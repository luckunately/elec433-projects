==> flow/design.v <==
module LDPC_Decoding (
    input logic [71:0] data_in,
    output logic [63:0] data_out,
    input logic sendin, clk,
    output logic resend, ready
);
logic [7:0] tanner;
always_comb begin
    tanner[0] = data_in[0] ^ data_in[1] ^ data_in[2] ^ data_in[3] ^ data_in[4] ^ data_in[5] ^ data_in[6] ^ data_in[7] ^ data_in[8] ^ data_in[9] ^ data_in[10] ^ data_in[11] ^ data_in[29] ^ data_in[47] ^ data_in[65] ^ data_in[66] ^ data_in[67] ^ data_in[68];
    tanner[1] = data_in[12] ^ data_in[13] ^ data_in[14] ^ data_in[15] ^ data_in[16] ^ data_in[17] ^ data_in[18] ^ data_in[19] ^ data_in[20] ^ data_in[21] ^ data_in[22] ^ data_in[23] ^ data_in[24] ^ data_in[25] ^ data_in[26] ^ data_in[27] ^ data_in[28] ^ data_in[69];
    tanner[2] = data_in[30] ^ data_in[31] ^ data_in[32] ^ data_in[33] ^ data_in[34] ^ data_in[35] ^ data_in[36] ^ data_in[37] ^ data_in[38] ^ data_in[39] ^ data_in[40] ^ data_in[41] ^ data_in[42] ^ data_in[43] ^ data_in[44] ^ data_in[45] ^ data_in[46] ^ data_in[70];
    tanner[3] = data_in[48] ^ data_in[49] ^ data_in[50] ^ data_in[51] ^ data_in[52] ^ data_in[53] ^ data_in[54] ^ data_in[55] ^ data_in[56] ^ data_in[57] ^ data_in[58] ^ data_in[59] ^ data_in[60] ^ data_in[61] ^ data_in[62] ^ data_in[63] ^ data_in[64] ^ data_in[71];
    tanner[4] = data_in[1] ^ data_in[5] ^ data_in[7] ^ data_in[14] ^ data_in[18] ^ data_in[28] ^ data_in[29] ^ data_in[30] ^ data_in[31] ^ data_in[33] ^ data_in[35] ^ data_in[40] ^ data_in[47] ^ data_in[48] ^ data_in[56] ^ data_in[59] ^ data_in[63] ^ data_in[65];
    tanner[5] = data_in[0] ^ data_in[4] ^ data_in[8] ^ data_in[11] ^ data_in[15] ^ data_in[21] ^ data_in[24] ^ data_in[26] ^ data_in[41] ^ data_in[43] ^ data_in[45] ^ data_in[49] ^ data_in[53] ^ data_in[58] ^ data_in[60] ^ data_in[61] ^ data_in[67] ^ data_in[69];
    tanner[6] = data_in[3] ^ data_in[6] ^ data_in[10] ^ data_in[12] ^ data_in[16] ^ data_in[20] ^ data_in[22] ^ data_in[27] ^ data_in[32] ^ data_in[36] ^ data_in[68] ^ data_in[42] ^ data_in[44] ^ data_in[52] ^ data_in[54] ^ data_in[57] ^ data_in[64] ^ data_in[68];
    tanner[7] = data_in[2] ^ data_in[9] ^ data_in[13] ^ data_in[17] ^ data_in[19] ^ data_in[23] ^ data_in[25] ^ data_in[34] ^ data_in[37] ^ data_in[39] ^ data_in[46] ^ data_in[50] ^ data_in[51] ^ data_in[55] ^ data_in[62] ^ data_in[66] ^ data_in[70] ^ data_in[71];
end
logic [1:0] count;
logic parity_L;
assign parity_L = |tanner;  
enum logic [3:0] {
    IDEL, 
    Check,
    Happy,
    Correction,
    done,
    notGood
} state, next_state;
logic [71:0] in_process;
always_ff @(posedge clk ) begin
    state <= next_state;
    case (state) 
        IDEL: begin
            count <= 4'b0;
        end
        Check: begin
            in_process <= data_in;
        end
        Happy: begin
        end
        Correction: begin
            count <= count + 1;
            if (tanner[0] & tanner[5]) begin
                in_process[0] <= ~in_process[0];
                in_process[4] <= ~in_process[4];
                in_process[8] <= ~in_process[8];
                in_process[11] <= ~in_process[11];
                in_process[67] <= ~in_process[67];
            end
            if (tanner[0] & tanner[4]) begin
                in_process[1] <= ~in_process[1];
                in_process[5] <= ~in_process[5];
                in_process[7] <= ~in_process[7];
                in_process[29] <= ~in_process[29];
                in_process[47] <= ~in_process[47];
                in_process[65] <= ~in_process[65];
            end
            if (tanner[0] & tanner[6]) begin
                in_process[3] <= ~in_process[3];
                in_process[6] <= ~in_process[6];
                in_process[10] <= ~in_process[10];
                in_process[68] <= ~in_process[68];
            end
            if (tanner[0] & tanner[7]) begin
                in_process[2] <= ~in_process[2];
                in_process[9] <= ~in_process[9];
                in_process[66] <= ~in_process[66];
            end
            if (tanner[1] & tanner[5]) begin
                in_process[15] <= ~in_process[15];
                in_process[21] <= ~in_process[21];
                in_process[24] <= ~in_process[24];
                in_process[26] <= ~in_process[26];
                in_process[69] <= ~in_process[69];
            end
            if (tanner[1] & tanner[6])begin
                in_process[12] <= ~in_process[12];
                in_process[16] <= ~in_process[16];
                in_process[20] <= ~in_process[20];
                in_process[22] <= ~in_process[22];
                in_process[27] <= ~in_process[27];
            end
            if (tanner[1] & tanner[7]) begin
                in_process[13] <= ~in_process[13];
                in_process[17] <= ~in_process[17];
                in_process[19] <= ~in_process[19];
                in_process[23] <= ~in_process[23];
                in_process[25] <= ~in_process[25];
            end
            if (tanner[1] & tanner[4])begin
                in_process[14] <= ~in_process[14];
                in_process[18] <= ~in_process[18];
                in_process[28] <= ~in_process[28];
            end
            if (tanner[2] & tanner[5]) begin
                in_process[41] <= ~in_process[41];
                in_process[43] <= ~in_process[43];
                in_process[45] <= ~in_process[45];
            end
            if (tanner[2] & tanner[6]) begin
                in_process[32] <= ~in_process[32];
                in_process[36] <= ~in_process[36];
                in_process[38] <= ~in_process[38];
                in_process[42] <= ~in_process[42];
                in_process[44] <= ~in_process[44];
            end
            if (tanner[2] & tanner[7]) begin
                in_process[34] <= ~in_process[34];
                in_process[37] <= ~in_process[37];
                in_process[39] <= ~in_process[39];
                in_process[46] <= ~in_process[46];
                in_process[70] <= ~in_process[70];
            end
            if (tanner[2] & tanner[4]) begin
                in_process[30] <= ~in_process[30];
                in_process[31] <= ~in_process[31];
                in_process[33] <= ~in_process[33];
                in_process[35] <= ~in_process[35];
                in_process[40] <= ~in_process[40];
            end
            if (tanner[3] & tanner[5]) begin
                in_process[49] <= ~in_process[49];
                in_process[53] <= ~in_process[53];
                in_process[58] <= ~in_process[58];
                in_process[60] <= ~in_process[60];
                in_process[61] <= ~in_process[61];
            end
            if (tanner[3] & tanner[6]) begin
                in_process[52] <= ~in_process[52];
                in_process[54] <= ~in_process[54];
                in_process[57] <= ~in_process[57];
                in_process[64] <= ~in_process[64];
            end
            if (tanner[3] & tanner[7]) begin
                in_process[50] <= ~in_process[50];
                in_process[51] <= ~in_process[51];
                in_process[55] <= ~in_process[55];
                in_process[62] <= ~in_process[62];
                in_process[71] <= ~in_process[71];
            end
            if (tanner[3] & tanner[4]) begin
                in_process[48] <= ~in_process[48];
                in_process[56] <= ~in_process[56];
                in_process[59] <= ~in_process[59];
                in_process[63] <= ~in_process[63];
            end
        end
        done: begin
        end
        notGood: begin
        end
    endcase
end
always_comb begin
    ready = 0;
    resend = 0;
    data_out = in_process;
    case (state) 
        IDEL: begin
            if (sendin) begin
                next_state = Check;
            end
            else begin
                next_state = IDEL;
            end
        end
        Check: begin
            if (parity_L) begin
                next_state = Correction;
            end
            else if (count == 0) begin
                next_state = notGood;
            end
            else begin
                next_state = Happy;
            end
        end
        Happy: begin
            next_state = done;
        end
        Correction: begin
            next_state = Check;
        end
        done: begin
            ready = 1;
            next_state = IDEL;
        end
        notGood: begin 
            resend = 1;
            if (~sendin)
            next_state = IDEL;
            else 
            next_state = notGood;
        end
        default: begin 
            next_state = IDEL;
        end
    endcase
end
endmodule
**Tool chain data of LDPC_Decoding**

The steps from the RTL of LDPC_Decoding to its reports follow in flow order.
Lines are those of the file above, counted from 1.
Operators carry their Yosys type and port widths (W data, S select, Z words).
Cell names lack the library's common part.
A cell with n/a has no value.

- Top: LDPC_Decoding
- Clock input: clk
- Library: sky130hd
- Corner: tt_025C_1v80

**Word-level counts**

Counts by Yosys on the flattened word-level netlist (proc, flatten, opt, wreduce; memories kept). Register bits leave out memories and registers merged into their read ports (data or address). Print and check cells are left out. Cells with the same type and inputs are merged into one.

- Output and inout bits: 66
- Input port bits: 74
- Flip-flop bits (word level): 77
- Word-level cells: 437

- $add $sub $neg: 1
- Equality and inequality tests: 21
- Bitwise operators: 224
- Muxes and demuxes: 152
- Reductions and logical operators: 21

Operators by type and width:

| kind | number |
|---|---|
| $pmux W1 S2 | 72 |
| $xor A1 B1 Y1 | 136 |
| $mux W1 | 75 |
| $not A1 Y1 | 72 |
| $ne A2 B2 Y1 const B | 16 |
| $reduce_and A2 Y1 | 16 |
| $and A1 B1 Y1 | 16 |
| $pmux W3 S5 | 1 |
| $mux W3 | 3 |
| $reduce_or A8 Y1 | 1 |
| $eq A3 B2 Y1 const B | 2 |
| $eq A3 B3 Y1 const B | 2 |
| $reduce_bool A2 Y1 | 2 |
| $logic_not A4 Y1 | 1 |
| $pmux W2 S2 | 1 |
| $eq A3 B1 Y1 const B | 1 |
| $add A2 B1 Y2 const B | 1 |
| $logic_not A2 Y1 | 1 |

**Depth**

Yosys ltp: most cells in a row. Word level: on the elaborated netlist, between registers, memories and ports. Mapped: between sequential cells and ports; inverters and the memories' decode and read muxes count.

- Depth in word-level cells: 20
- ABC_AREA: 0
- Depth in mapped cells: 6
- Mapped depth without buffers: 6

**Synthesis result**

Source: synth_stat.txt of the flow (Yosys; design flattened, memories mapped). It holds for the ABC_AREA given above (unset counts as 0); a run with the other value may have another netlist.

- Sequential area: 2042.0 um2
- Cell area after synthesis: 3883.7 um2
- Standard cells after synthesis: 320
- Flip-flop cells: 69
- Buffers: 17

Cells by type:

| type | number | total area (um2) |
|---|---|---|
| edfxtp_1 | 66 | 1.98E+03 |
| o21ai_0 | 82 | 410.394 |
| xnor3_1 | 17 | 382.867 |
| nand2_1 | 70 | 262.752 |
| xnor2_1 | 26 | 227.718 |
| xor3_1 | 4 | 95.091 |
| xnor3_2 | 3 | 71.318 |
| clkbuf_1 | 16 | 60.058 |
| dfxtp_1 | 3 | 60.058 |
| xor3_2 | 2 | 50.048 |
| xnor2_2 | 2 | 32.531 |
| xnor2_4 | 1 | 27.526 |
| xnor3_4 | 1 | 26.275 |
| xor2_1 | 3 | 26.275 |
| and3b_1 | 2 | 17.517 |
| xor2_2 | 1 | 16.266 |
| nor2_1 | 4 | 15.014 |
| nor4b_2 | 1 | 15.014 |

Not listed: further types 13, cells in them 16.

**Worst setup path after synthesis**

Path of least setup slack by OpenSTA after synthesis, without wires, with an ideal clock, recovery checks aside; 20% of the period is set as input and as output delay. Where synthesis merged equal registers, the netlist keeps one of their names.

- Path type: input to register
- Start point: input data_in[69]
- End point: register in_process[49]
- Setup time: 0.374 ns
- Data required time: 2.646 ns
- Path slack: 0.432 ns
- Path delay: 1.984 ns
- Clock period: 3.02 ns
- Data arrival time: 2.214 ns
- Input delay: 0.604 ns
- Time at the first pin: 0.604 ns
- Buffers on the path: 0
- Stages on the path: 5
- Synthesis period reached: 2.588 ns

"path delay" = arrival - input delay + setup time.
"stages on the path" counts driving pins, that of a launching flip-flop among them; a cell with two outputs on the path counts twice.
"synthesis period reached" = period - worst setup slack (recovery checks aside). The figure is calculated, with input and output delays left at 20% of the set period.
The rows between start and end are the longest chain of elaborated cells between them; the timing report does not say that the signal goes this way. Where chains are equally long, one stands for them.
A line is the first line of the expression or statement that the cell stems from. Yosys adds cells for indexed reads and writes and turns some case tables into memories.
Only ways into the end's enable, where the timed path ends, are counted here.

- Cells stage by stage: xor3_1 xnor3_4 xnor3_1 nand2_1 o21ai_0
- Length of the longest elaborated chain: 4
- Elaborated cells on any way between the ends: 4
- RTL lines with such cells: 2
- Classes of those cells: eq/ne (1); logic (2); reduce/logical (1)

Ends and longest elaborated chain, after synthesis:

| element | RTL line | source |
|---|---|---|
| from (decl) | 2 | `input logic [71:0] data_in,` |
| $xor A1 B1 Y1 | 14 | `tanner[5] = data_in[0] ^ data_in[4] ^ data_in[8] ^ data_in[11] ^ data_in[15] ^ data_in[21] ^ data_in[24] ^ dat ...` |
| $and A1 B1 Y1 | 121 | `if (tanner[3] & tanner[5]) begin` |
| $ne A2 B2 Y1 | n/a |  |
| $reduce_and A2 Y1 | n/a |  |
| to (assign) | 37 | `in_process <= data_in;` |
| to (assign) | 122 | `in_process[49] <= ~in_process[49];` |
| to (decl) | 29 | `logic [71:0] in_process;` |

**Worst path after layout**

Path of least setup slack in the final report of flow run 2 (OpenROAD, finished layout, wires in). Where an end is a register, its clock arrival counts in the times.

- Path type: input to register
- Start point: input data_in[34]
- End point: register in_process[23]
- Clock period: 4.01 ns
- Time at the first pin: 0.80 ns
- Path slack: 0.82 ns
- Input delay: 0.80 ns
- Buffers on the path: 1
- Data arrival time: 3.16 ns
- Data required time: 3.98 ns
- Stages on the path: 6
- Setup time: 0.37 ns

The rows between start and end are the longest chain of elaborated cells between them; the timing report does not say that the signal goes this way. Where chains are equally long, one stands for them.
Only ways into the end's enable, where the timed path ends, are counted here.

- Cells stage by stage: clkdlybuf4s50_1 xnor3_1 xnor2_1 xor3_1 nand2_1 o21ai_0
- Length of the longest elaborated chain: 14
- Elaborated cells on any way between the ends: 14
- RTL lines with such cells: 2
- Classes of those cells: eq/ne (1); logic (12); reduce/logical (1)

Ends and longest elaborated chain, post-layout:

| element | RTL line | source |
|---|---|---|
| from (decl) | 2 | `input logic [71:0] data_in,` |
| $xor A1 B1 Y1 x11 | 16 | `tanner[7] = data_in[2] ^ data_in[9] ^ data_in[13] ^ data_in[17] ^ data_in[19] ^ data_in[23] ^ data_in[25] ^ da ...` |
| $and A1 B1 Y1 | 83 | `if (tanner[1] & tanner[7]) begin` |
| $ne A2 B2 Y1 | n/a |  |
| $reduce_and A2 Y1 | n/a |  |
| to (assign) | 37 | `in_process <= data_in;` |
| to (assign) | 87 | `in_process[23] <= ~in_process[23];` |
| to (decl) | 29 | `logic [71:0] in_process;` |

Stored flow runs of LDPC_Decoding (2 of them; Yosys, OpenROAD, sky130hd). They differ in their settings and are not a sequence. Constraints: input delay and output delay 20% of the set period each, output load 0.01 pF.
"achieved clock period" is the run's clock period less its worst setup slack. It is reckoned from that one timing run; input and output delays stay at 20% of the period that was set.
"critical setup path time" means the part of the period allowed to the worst setup path (the constraints hold back 20% at inputs and 20% at outputs) less its slack; where the path has registers, the arrival times of their clocks count too.
"overall power" is the tool's figure for a default switching activity; nothing was simulated.

### Flow run 1

Settings: `period_ns=3.61`, `CORE_UTILIZATION=70`, `SETUP_SLACK_MARGIN=0.71`, `PLACE_DENSITY_LB_ADDON=0.25`, `ABC_AREA=1`, `CTS_CLUSTER_SIZE=62`, `CTS_CLUSTER_DIAMETER=29`, `SLEW_MARGIN=30`, `MAX_ROUTING_LAYER=met4`, `CAP_MARGIN=20`, `CORE_MARGIN=2`

Incomplete, placement halted on FLW-0024.

### Flow run 2

Settings: `period_ns=4.01`, `CORE_UTILIZATION=37`, `PLACE_DENSITY=0.7`, `CELL_PAD_IN_SITES_GLOBAL_PLACEMENT=3`, `CELL_PAD_IN_SITES_DETAIL_PLACEMENT=0`, `TNS_END_PERCENT=70`, `GPL_TIMING_DRIVEN=1`, `CTS_CLUSTER_SIZE=67`, `CAP_MARGIN=5`, `CORE_MARGIN=2`, `SLEW_MARGIN=20`

- Critical setup path time: 2.39 ns
- Worst setup path kind: input to register
- Worst slack on setup checks: 0.821 ns
- Die footprint: 11331.6 um2
- Total negative slack on setup checks: 0.000 ns
- Worst hold slack after layout: 0.559 ns
- Achieved clock period: 3.189 ns
- Standard-cell area after layout: 5621.6 um2
- Post-synthesis cell area: 3883.7 um2
- Post-layout utilization: 54.7%
- Overall power: 4453 uW
